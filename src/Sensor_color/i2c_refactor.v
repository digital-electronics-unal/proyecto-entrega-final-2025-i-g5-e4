==> flow/design.v <==
module i2c_refactor (
    input clk,            
    input rst,            
    input start,          
    input rw,             
    output reg [7:0] data_out, 
    output reg done,           
    inout sda,            
    output scl            
);
parameter CLK_DIV = 250;  
localparam IDLE            = 4'd0;
localparam START           = 4'd1;
localparam SEND_ADDR_WR    = 4'd2;
localparam WAIT_ACK_WR     = 4'd3;
localparam SEND_REG_ADDR   = 4'd4;
localparam WAIT_ACK_REG    = 4'd5;
localparam RESTART         = 4'd6;
localparam SEND_ADDR_RD    = 4'd7;
localparam WAIT_ACK_RD     = 4'd8;
localparam READ_BYTE       = 4'd9;
localparam SEND_NACK       = 4'd10;  
localparam STOP            = 4'd11;
localparam DONE            = 4'd12;
reg [3:0] state, next_state;
reg [7:0] shift_reg;
reg [2:0] bit_cnt;
reg [15:0] clk_cnt;
reg scl_reg, sda_out, sda_out_en;
wire scl_tick;
assign scl = (state == SEND_ADDR_WR || state == WAIT_ACK_WR)? scl_reg : 1'b1;
assign sda = sda_out_en ? sda_out : 1'bz;
wire [7:0] addr_wr = {8'h29, 1'b0};  
wire [7:0] addr_rd = {8'h29};  
initial begin
    state <= IDLE;
    data_out <= 'd0;
    scl_reg <= 'd0;
    sda_out <= 'd0;
    sda_out_en <= 'd0;
    clk_cnt <= 'd0;
    bit_cnt <= 'd0;
    shift_reg <= 'd0;
end
always @(posedge clk) begin
    if (!rst) begin
        clk_cnt <= 0;
        scl_reg <= 1;
    end else begin
        if (clk_cnt == (CLK_DIV - 1)*2) begin
            clk_cnt <= 0;
            scl_reg <= ~scl_reg;
        end else begin
            clk_cnt <= clk_cnt + 1;
        end
    end
end
assign scl_tick = (clk_cnt == (CLK_DIV - 1)*2 && scl_reg);
always @(posedge clk) begin
    if (!rst)
        state <= IDLE;
    else if (scl_tick) begin
        state <= next_state;
    end
end
always @(*) begin
    case (state)
        IDLE: next_state <= (start)? START : IDLE;
        START: next_state <= SEND_ADDR_WR;
        SEND_ADDR_WR: next_state <=  (bit_cnt==3'd0)? WAIT_ACK_WR : SEND_ADDR_WR;
        WAIT_ACK_WR: next_state <=  (sda == 0)? SEND_REG_ADDR : STOP;
        SEND_REG_ADDR: next_state <= (bit_cnt == 0)? WAIT_ACK_REG : SEND_REG_ADDR;
        WAIT_ACK_REG:  next_state = (sda == 0) ? RESTART : STOP;
        RESTART: next_state = SEND_ADDR_RD;
        SEND_ADDR_RD:  next_state = (bit_cnt == 0) ? WAIT_ACK_RD : SEND_ADDR_RD;
        WAIT_ACK_RD:   next_state = (sda == 0) ? READ_BYTE : STOP;
        READ_BYTE:     next_state = (bit_cnt == 0) ? SEND_NACK : READ_BYTE;
        SEND_NACK:     next_state = STOP;
        STOP:          next_state = DONE;
        DONE:    next_state = IDLE;
        default:       next_state = IDLE;
    endcase
end
always @(posedge clk) begin
    if (!rst) begin
        sda_out <= 1;
        sda_out_en <= 1;
        done <= 0;
        bit_cnt <= 3'd7;
    end else if(scl_tick) begin
        case (state)
            IDLE: begin
                done <= 0;
                sda_out_en <= 1;
                sda_out <= 1;
            end
            START: begin
                sda_out_en <= 1;
                sda_out <= 0;  
                shift_reg <= addr_wr;
                bit_cnt <= 3'd7;
            end
            SEND_ADDR_WR: begin
                sda_out_en <= 1;
                sda_out <= shift_reg[bit_cnt];
                if (bit_cnt > 3'd0)
                    bit_cnt <= bit_cnt - 1;
            end
            WAIT_ACK_WR: begin
                sda_out_en <= 0;  
            end
            RESTART: begin
                sda_out_en <= 1;
                sda_out <= 1;
                sda_out <= 0;  
                shift_reg <= addr_rd;
                bit_cnt <= 3'd7;
            end
            READ_BYTE: begin
                sda_out_en <= 0;  
                shift_reg[bit_cnt] <= sda;
                if (bit_cnt > 0)
                    bit_cnt <= bit_cnt - 1;
                else
                    data_out <= shift_reg;
            end
            SEND_NACK: begin
                sda_out_en <= 1;
                sda_out <= 1;  
            end
            STOP: begin
                sda_out_en <= 1;
                sda_out <= 0;
            end
            DONE: begin
                sda_out <= 1;  
                done <= 1;
            end
        endcase
    end
end
endmodule
======== Step by step through the tools: i2c_refactor ========
What the tools print for i2c_refactor, step after step.
Line numbers count from 1 in the design file above.
Not given: n/a
inputs
  top module .............................. i2c_refactor
  clock port .............................. clk
  standard-cell library ................... sky130hd
  timing corner ........................... tt_025C_1v80

======== Elaborated design ========
Yosys after proc, flatten, opt, wreduce and memory -nomap, before mapping. Memory bits, and registers merged into a memory's read port (data or address), are not among the register bits. Print and check cells are not counted.
storage and ports
  flip-flop bits (word level) ............. 43
  word-level cells ........................ 77
cells by class
  $add $sub $neg .......................... 3
  magnitude comparators ................... 2
  equal/unequal tests ..................... 15
  shift-type cells ........................ 3
  mux-type cells .......................... 18
  bitwise gates (word level) .............. 6
  reductions and logical operators ........ 21
operators with widths
  kind                                                    number
  case mux 4 bit (select 12 bit)                          1
  case mux 8 bit (select 3 bit)                           1
  equality test 4 bit with constant B                     5
  adder 16 x 1 -> 16 bit with constant B                  1
  equality test 16 x 9 -> 1 bit with constant B           1
  equality test 4 x 3 -> 1 bit with constant B            4
  two-way mux 4 bit                                       3
  nonzero test 3 bit                                      3
  case mux 3 bit (select 3 bit)                           1
  variable shift 1 x 4 -> 8 bit                           1
  variable shift 1 x 4 -> 8 bit with constant A           1
  equality test 4 x 2 -> 1 bit with constant B            2
  AND reduction 4 bit                                     2
  indexed select 8 x 3 -> 1 bit                           1
  bitwise AND 8 bit                                       1
  OR 8 bit                                                1
  NOT 8 bit                                               1
  AND reduction 2 bit                                     3
  OR reduction 2 bit                                      3
  greater-than comparator 3 x 1 -> 1 bit with constant B  2
  OR reduction 3 bit                                      2
  OR reduction 6 bit                                      1
  two-way mux 3 bit                                       2
  two-way mux 1 bit                                       5
  inequality test 2 bit with constant B                   2
  nonzero test 2 bit                                      2
  negator 3 -> 4 bit                                      1
  equality test 4 x 1 -> 1 bit with constant B            1
Not listed: further kinds 10, cells in them 14.

======== Longest topological paths ========
Yosys ltp: most cells in a row. Word level: on the elaborated netlist, between registers, memories and ports. Mapped: between sequential cells and ports; inverters and the memories' decode and read muxes count.
depth
  word-level depth ........................ 6
  ABC_AREA ................................ 0
  gate-level depth with buffers ........... 10

======== Netlist ========
The flow's flattened synthesis, as Yosys stat reports it; memories are mapped. The netlist is that of the ABC_AREA named above (0 if unset); the other value can give another one.
The area totals of this step are shown rounded.
cell types
  cell                       number
  sky130_fd_sc_hd__dfxtp_1   26
  sky130_fd_sc_hd__edfxtp_1  16
  sky130_fd_sc_hd__nor2_1    26
  sky130_fd_sc_hd__xor2_1    10
  sky130_fd_sc_hd__nand3_1   17
  sky130_fd_sc_hd__a21oi_1   15
  sky130_fd_sc_hd__ha_1      6
  sky130_fd_sc_hd__nand2_1   18
  sky130_fd_sc_hd__mux2i_1   6
  sky130_fd_sc_hd__xnor2_1   5
  sky130_fd_sc_hd__buf_2     8
  sky130_fd_sc_hd__and3_1    6
  sky130_fd_sc_hd__inv_1     10
  sky130_fd_sc_hd__and4_1    4
  sky130_fd_sc_hd__o21ai_0   7
  sky130_fd_sc_hd__a31oi_1   5
  sky130_fd_sc_hd__nand4_1   5
  sky130_fd_sc_hd__o22ai_1   5
Other cell types: 34; their cells: 54.
mapped netlist
  mapped cells ............................ 249
  chip area (Yosys) ....................... 2300 µm²
  sequential area ......................... 1000 µm²
  flip-flop cells ......................... 42
  buffers ................................. 16

======== Worst setup path after synthesis ========
OpenSTA on the mapped netlist: ideal clock, no wires. The path of least setup slack (recovery checks aside). Input and output delay are each 20% of the period. Register names are those of the netlist, which keeps one name where synthesis merged equal registers.
timing path after synthesis
  path type ............................... register -> register
  start point ............................. register clk_cnt[0]
  end point ............................... register data_out[0]
  period .................................. 2440 ps
  library setup time ...................... 380 ps
  launch time at the first pin ............ 0 ps
  arrival time ............................ 1814 ps
  path slack .............................. 247 ps
  path delay .............................. 2194 ps
  stages .................................. 8
  period reached after synthesis .......... 2193 ps
"path delay" is the arrival time less input delay plus setup time.
"stages" counts driving pins, that of a launching flip-flop among them; a cell with two outputs on the path counts twice.
"period reached after synthesis" = period - worst setup slack (recovery checks aside). The figure is calculated, with input and output delays left at 20% of the set period.
The rows between start and end are the longest chain of elaborated cells between them; the timing report does not say that the signal goes this way. Where chains are equally long, one stands for them.
Each line given opens the expression or statement behind the cell; cells for indexed reads and writes are added by Yosys, which also makes memories of some case tables.
A register here has more assigning lines than the two given.
between the ends, after synthesis
  path through ............................ sky130_fd_sc_hd__dfxtp_1 > sky130_fd_sc_hd__inv_1 > sky130_fd_sc_hd__ha_1 > sky130_fd_sc_hd__nor4bb_1 > sky130_fd_sc_hd__and4_1 > sky130_fd_sc_hd__buf_4 > sky130_fd_sc_hd__nand2_1 > sky130_fd_sc_hd__nor4_2
  length of the longest elaborated chain .. 3
  elaborated cells between the ends (all ways) .. 3
  classes of those cells .................. eq/ne: 1; reduce/logical: 2
RTL lines, path after synthesis
  item                           RTL line  source
  start, declared                28        reg [15:0] clk_cnt;
  start, assigned                47        clk_cnt <= 0;
  start, assigned                54        clk_cnt <= clk_cnt + 1;
  equality test 16 x 9 -> 1 bit  58        assign scl_tick = (clk_cnt == (CLK_DIV - 1)*2 && scl_reg);
  logical AND 1 bit              58
  AND reduction 4 bit            n/a
  end, assigned                  125       data_out <= shift_reg;
  end, declared                  6         output reg [7:0] data_out,

======== Path in the finished layout ========
From the final timing report of flow run A: the path of least setup slack in the routed layout; clock arrival at registers is part of the times.
The path's times are printed in steps of 10 ps; the period is the one set.
timing path after layout
  path type ............................... register -> output
  start point ............................. register state[3]
  end point ............................... output port scl
  period .................................. 2280 ps
  output delay ............................ 460 ps
  launch time at the first pin ............ 290 ps
  arrival time ............................ 1480 ps
  path slack .............................. 350 ps
  stages .................................. 4
The rows between start and end are the longest chain of elaborated cells between them; the timing report does not say that the signal goes this way. Where chains are equally long, one stands for them.
between the ends, after layout
  path through ............................ sky130_fd_sc_hd__dfxtp_1 > sky130_fd_sc_hd__nor2_1 > sky130_fd_sc_hd__nand3_1 > sky130_fd_sc_hd__clkdlybuf4s50_1
  length of the longest elaborated chain .. 3
  elaborated cells between the ends (all ways) .. 4
  classes of those cells .................. eq/ne: 2; mux: 1; reduce/logical: 1
RTL lines, path after layout
  item                          RTL line  source
  start, declared               25        reg [3:0] state, next_state;
  start, assigned               61        state <= IDLE;
  start, assigned               63        state <= next_state;
  equality test 4 x 2 -> 1 bit  31        assign scl = (state == SEND_ADDR_WR || state == WAIT_ACK_WR)? scl_reg : 1'b1;
  logical OR 1 bit              31
  two-way mux 1 bit             31
  end, declared                 9         output scl

--- measured runs ---
Module i2c_refactor, platform sky130hd: 2 stored runs of the flow (Yosys, OpenROAD) with differing settings, in no particular order. Input and output delays are each 20% of the period that was set; the output load is 0.01 pF.
"period reached": clock period set for the run, less the worst setup slack. It is reckoned from that one timing run; input and output delays stay at 20% of the period that was set.
By "time used up by the worst setup path" is meant the share of the clock period that the worst setup path is allowed (20% is reserved at inputs, 20% at outputs), minus its slack. Clock arrival times at its registers enter into it.
By "total power of the final layout" is meant OpenSTA's value without simulated activity: inputs other than the clock are taken to toggle once in ten clock periods, and the tool carries that through the logic.
"time used up by the worst setup path" is known to 10 ps.
The results are shown rounded.

---- flow run A ----
settings
  period_ns = 2.28
  SETUP_SLACK_MARGIN = 0.27
  CAP_MARGIN = 20
  CORE_MARGIN = 2
  CORE_UTILIZATION = 40
  SLEW_MARGIN = 20
results
  total negative slack .................... 0 ps
  netlist area reported by Yosys .......... 2300 µm²
  time used up by the worst setup path .... 1480 ps
  kind of the worst setup path ............ register -> output
  period reached .......................... 1932 ps
  worst hold slack in the final report .... 350 ps
  die footprint ........................... 6300 µm²
  worst setup slack after layout .......... 350 ps
  total power of the final layout ......... 1300 uW
  utilization in the final report ......... 0.49

---- flow run B ----
settings
  period_ns = 2.56
  CORE_UTILIZATION = 48
  PLACE_DENSITY_LB_ADDON = 0.02
  CORE_MARGIN = 2
  SLEW_MARGIN = 30
  CAP_MARGIN = 20
results
  total negative slack .................... 0 ps
  netlist area reported by Yosys .......... 2300 µm²
  time used up by the worst setup path .... 2270 ps
  kind of the worst setup path ............ register -> register
  period reached .......................... 2272 ps
  worst hold slack in the final report .... 410 ps
  die footprint ........................... 5300 µm²
  worst setup slack after layout .......... 290 ps
  total power of the final layout ......... 1100 uW
  utilization in the final report ......... 0.55
--- end ---
