==> flow/design.v <==
module tcs34725_controller (
    input wire clk,
    input wire rst,
    output reg start_i2c,
    input wire done_i2c,
    input wire busy_i2c,
    output reg [6:0] dev_addr,
    output reg [7:0] reg_addr,
    input wire [15:0] data_in,
    output reg [15:0] red,
    output reg [15:0] green,
    output reg [15:0] blue,
    output reg ready
);
    reg [3:0] state;
    localparam IDLE       = 0,
               START_R    = 1,
               WAIT_R     = 2,
               START_G    = 3,
               WAIT_G     = 4,
               START_B    = 5,
               WAIT_B     = 6,
               DONE       = 7;
    localparam [6:0] SENSOR_ADDR = 7'h29;
    localparam [7:0] REG_RDATAL  = 8'h16;
    localparam [7:0] REG_GDATAL  = 8'h18;
    localparam [7:0] REG_BDATAL  = 8'h1A;
    always @(posedge clk or posedge rst) begin
        if (rst) begin
            state <= IDLE;
            start_i2c <= 0;
            dev_addr <= SENSOR_ADDR;
            reg_addr <= 0;
            red <= 0;
            green <= 0;
            blue <= 0;
            ready <= 0;
        end else begin
            case (state)
                IDLE: begin
                    start_i2c <= 1;
                    reg_addr <= REG_RDATAL;
                    state <= START_R;
                end
                START_R: begin
                    start_i2c <= 0;
                    state <= WAIT_R;
                end
                WAIT_R: begin
                    if (done_i2c) begin
                        red <= data_in;
                        start_i2c <= 1;
                        reg_addr <= REG_GDATAL;
                        state <= START_G;
                    end
                end
                START_G: begin
                    start_i2c <= 0;
                    state <= WAIT_G;
                end
                WAIT_G: begin
                    if (done_i2c) begin
                        green <= data_in;
                        start_i2c <= 1;
                        reg_addr <= REG_BDATAL;
                        state <= START_B;
                    end
                end
                START_B: begin
                    start_i2c <= 0;
                    state <= WAIT_B;
                end
                WAIT_B: begin
                    if (done_i2c) begin
                        blue <= data_in;
                        state <= DONE;
                    end
                end
                DONE: begin
                    ready <= 1;
                    state <= IDLE;  
                end
            endcase
        end
    end
endmodule
# Step by step through the tools: tcs34725_controller
# What the tools print for tcs34725_controller, step after step.
# Lines are those of the file above, counted from 1.
# The mark - stands for no value.
dict set report setup {
  design {tcs34725_controller}
  clock {clk}
  cell_library {sky130hd}
  pvt_corner {tt_025C_1v80}
}

# Elaborated design
# Source: Yosys, flattened and elaborated, memories not mapped. Widths are those after wreduce. Registers that Yosys merges into a memory's read port (data or address) are not register bits. Print and check cells do not count. Equal cells are merged and count once.
dict set report bits {
  clocked_rd_ports_x_width 0
  rom_bits 0
  out_inout_bits 65
  ramBits 0
  latchBits 0
  ff_bits 62
  n_memories 0
  wordCells 39
  input_bits 20
}
dict set report op_classes {
  logic 0
  n_eq 11
  n_cmp 0
  n_shift 0
  addsub 0
  multipliers 0
  div_mod_pow 0
  reduce_and_logical 12
  muxes 9
}
# op n
set op_table {}
lappend op_table {{4-bit case mux with 8-bit select} 1}
lappend op_table {{8-bit case mux with 3-bit select} 1}
lappend op_table {{4-bit by 3-bit == test with 1-bit output (second input constant)} 4}
lappend op_table {{8-bit 2-to-1 mux} 2}
lappend op_table {{4-bit 2-to-1 mux} 3}
lappend op_table {{2-bit AND reduction} 4}
lappend op_table {{4-bit by 2-bit == test with 1-bit output (second input constant)} 2}
lappend op_table {{8-bit nonzero test} 1}
lappend op_table {{2-bit != test (second input constant)} 3}
lappend op_table {{4-bit by 1-bit == test with 1-bit output (second input constant)} 1}
lappend op_table {{4-bit zero test} 1}
lappend op_table {{4-bit AND reduction} 1}
lappend op_table {{4-bit nonzero test} 1}
lappend op_table {{3-bit AND reduction} 1}
lappend op_table {{3-bit nonzero test} 1}
lappend op_table {{3-bit OR reduction} 1}
lappend op_table {{1-bit case mux with 3-bit select} 1}
lappend op_table {{2-bit by 1-bit != test with 1-bit output (second input constant)} 1}
lappend op_table {{2-bit OR reduction} 1}
lappend op_table {{1-bit 2-to-1 mux} 1}

# Depth
# Depth = most cells in a row (Yosys ltp): at word level without a register or memory, in the mapped netlist without a sequential cell, where the memories' decode and read muxes count.
dict set report logic_depth {
  depth_word 4
  abc_area 0
  depth_mapped 4
  depth_no_buf 3
}

# After synthesis
# Source: synth_stat.txt of the flow (Yosys; design flattened, memories mapped). It holds for the ABC_AREA given above (unset counts as 0); a run with the other value may have another netlist.
# The area totals of this step are shown rounded.
# cell n type_area_um2
set by_type {}
lappend by_type {sky130_fd_sc_hd__dfrtp_1 61 1.53E+03}
lappend by_type {sky130_fd_sc_hd__mux2_2 31 349.085}
lappend by_type {sky130_fd_sc_hd__mux2_4 17 255.245}
lappend by_type {sky130_fd_sc_hd__buf_4 11 82.579}
lappend by_type {sky130_fd_sc_hd__buf_6 4 45.043}
lappend by_type {sky130_fd_sc_hd__nand2_4 3 33.782}
lappend by_type {sky130_fd_sc_hd__inv_1 8 30.029}
lappend by_type {sky130_fd_sc_hd__dfstp_2 1 26.275}
lappend by_type {sky130_fd_sc_hd__a21o_1 3 22.522}
lappend by_type {sky130_fd_sc_hd__nand2_1 3 11.261}
lappend by_type {sky130_fd_sc_hd__nor3_1 2 10.01}
lappend by_type {sky130_fd_sc_hd__o32a_1 1 10.01}
lappend by_type {sky130_fd_sc_hd__o221ai_1 1 8.758}
lappend by_type {sky130_fd_sc_hd__a22oi_1 1 7.507}
lappend by_type {sky130_fd_sc_hd__conb_1 2 7.507}
lappend by_type {sky130_fd_sc_hd__nand3b_1 1 7.507}
lappend by_type {sky130_fd_sc_hd__nor4_1 1 6.256}
lappend by_type {sky130_fd_sc_hd__or2_2 1 6.256}
# Not listed: further types 3, cells in them 3.
dict set report mapped {
  ffs 62
  synth_area_mm2 0.00246
  seqArea_mm2 0.00155
  n_buf 15
  cell_count 155
}

# Timing after synthesis
# Path of least setup slack by OpenSTA after synthesis, without wires, with an ideal clock, recovery checks aside; 20% of the period is set as input and as output delay. Where synthesis merged equal registers, the netlist keeps one of their names.
dict set report synth_path {
  path_kind {input-to-reg}
  startpoint {input port done_i2c}
  endpoint {register green[0]}
  driving_pins 4
  launch_ns 0.454
  setup_time_ns 0.125
  slack_ns 0.996
  tclk_ns 2.27
  path_delay_ns 0.820
  in_delay_ns 0.454
  t_arrival_ns 1.149
  synth_period_reached_ns 1.274
}
# "path_delay_ns" = arrival - input delay + setup time.
# "driving_pins" counts driving pins, that of a launching flip-flop among them; a cell with two outputs on the path counts twice.
# "synth_period_reached_ns" is the clock period less the worst setup slack; recovery checks do not enter. This is arithmetic on one report: input and output delays are still those of the set period (20% each).
# Between the ends stands the longest chain of elaborated cells between them, by number of cells; it is not shown to be the way that was timed. Of several equally long chains one is given.
# Each line given opens the expression or statement behind the cell; cells for indexed reads and writes are added by Yosys, which also makes memories of some case tables.
dict set report synth_via {
  path_cell_list {sky130_fd_sc_hd__buf_6 -> sky130_fd_sc_hd__nand2_4 -> sky130_fd_sc_hd__buf_6 -> sky130_fd_sc_hd__mux2_4}
  elab_chain_cells 1
  cone_cells 1
  lines_between 0
}
# element line
set synth_lines {}
lappend synth_lines {{from (decl)} 5} ;# input wire done_i2c,
lappend synth_lines {{2-bit AND reduction} -}
lappend synth_lines {{to (assign)} 35} ;# green <= 0;
lappend synth_lines {{to (assign)} 63} ;# green <= data_in;
lappend synth_lines {{to (decl)} 11} ;# output reg [15:0] green,

# module tcs34725_controller, platform sky130hd, 2 stored runs of the flow under differing settings, order arbitrary. Input and output delays are each 20% of the period that was set; the output load is 0.01 pF.
run="entry A" settings period_ns=2.0 CORE_UTILIZATION=66 SETUP_SLACK_MARGIN=0.41 PLACE_DENSITY_LB_ADDON=0.17 CORE_MARGIN=4 TNS_END_PERCENT=25 GPL_ROUTABILITY_DRIVEN=1 CTS_CLUSTER_SIZE=27 MIN_ROUTING_LAYER="met1" MAX_ROUTING_LAYER="met5" CAP_MARGIN=20 SLEW_MARGIN=20
run="entry A" outcome="no final report: routing broke off with DPL-0033"
run="entry B" settings period_ns=0.779 CORE_UTILIZATION=46 SETUP_SLACK_MARGIN=-0.0 PLACE_DENSITY_LB_ADDON=0.28 CELL_PAD_IN_SITES_GLOBAL_PLACEMENT=2 ABC_AREA=1 CTS_CLUSTER_DIAMETER=22 SLEW_MARGIN=15 MIN_ROUTING_LAYER="met1" MAX_ROUTING_LAYER="met4" CAP_MARGIN=20 CORE_MARGIN=2
run="entry B" outcome="no final report: placement broke off with FLW-0024"
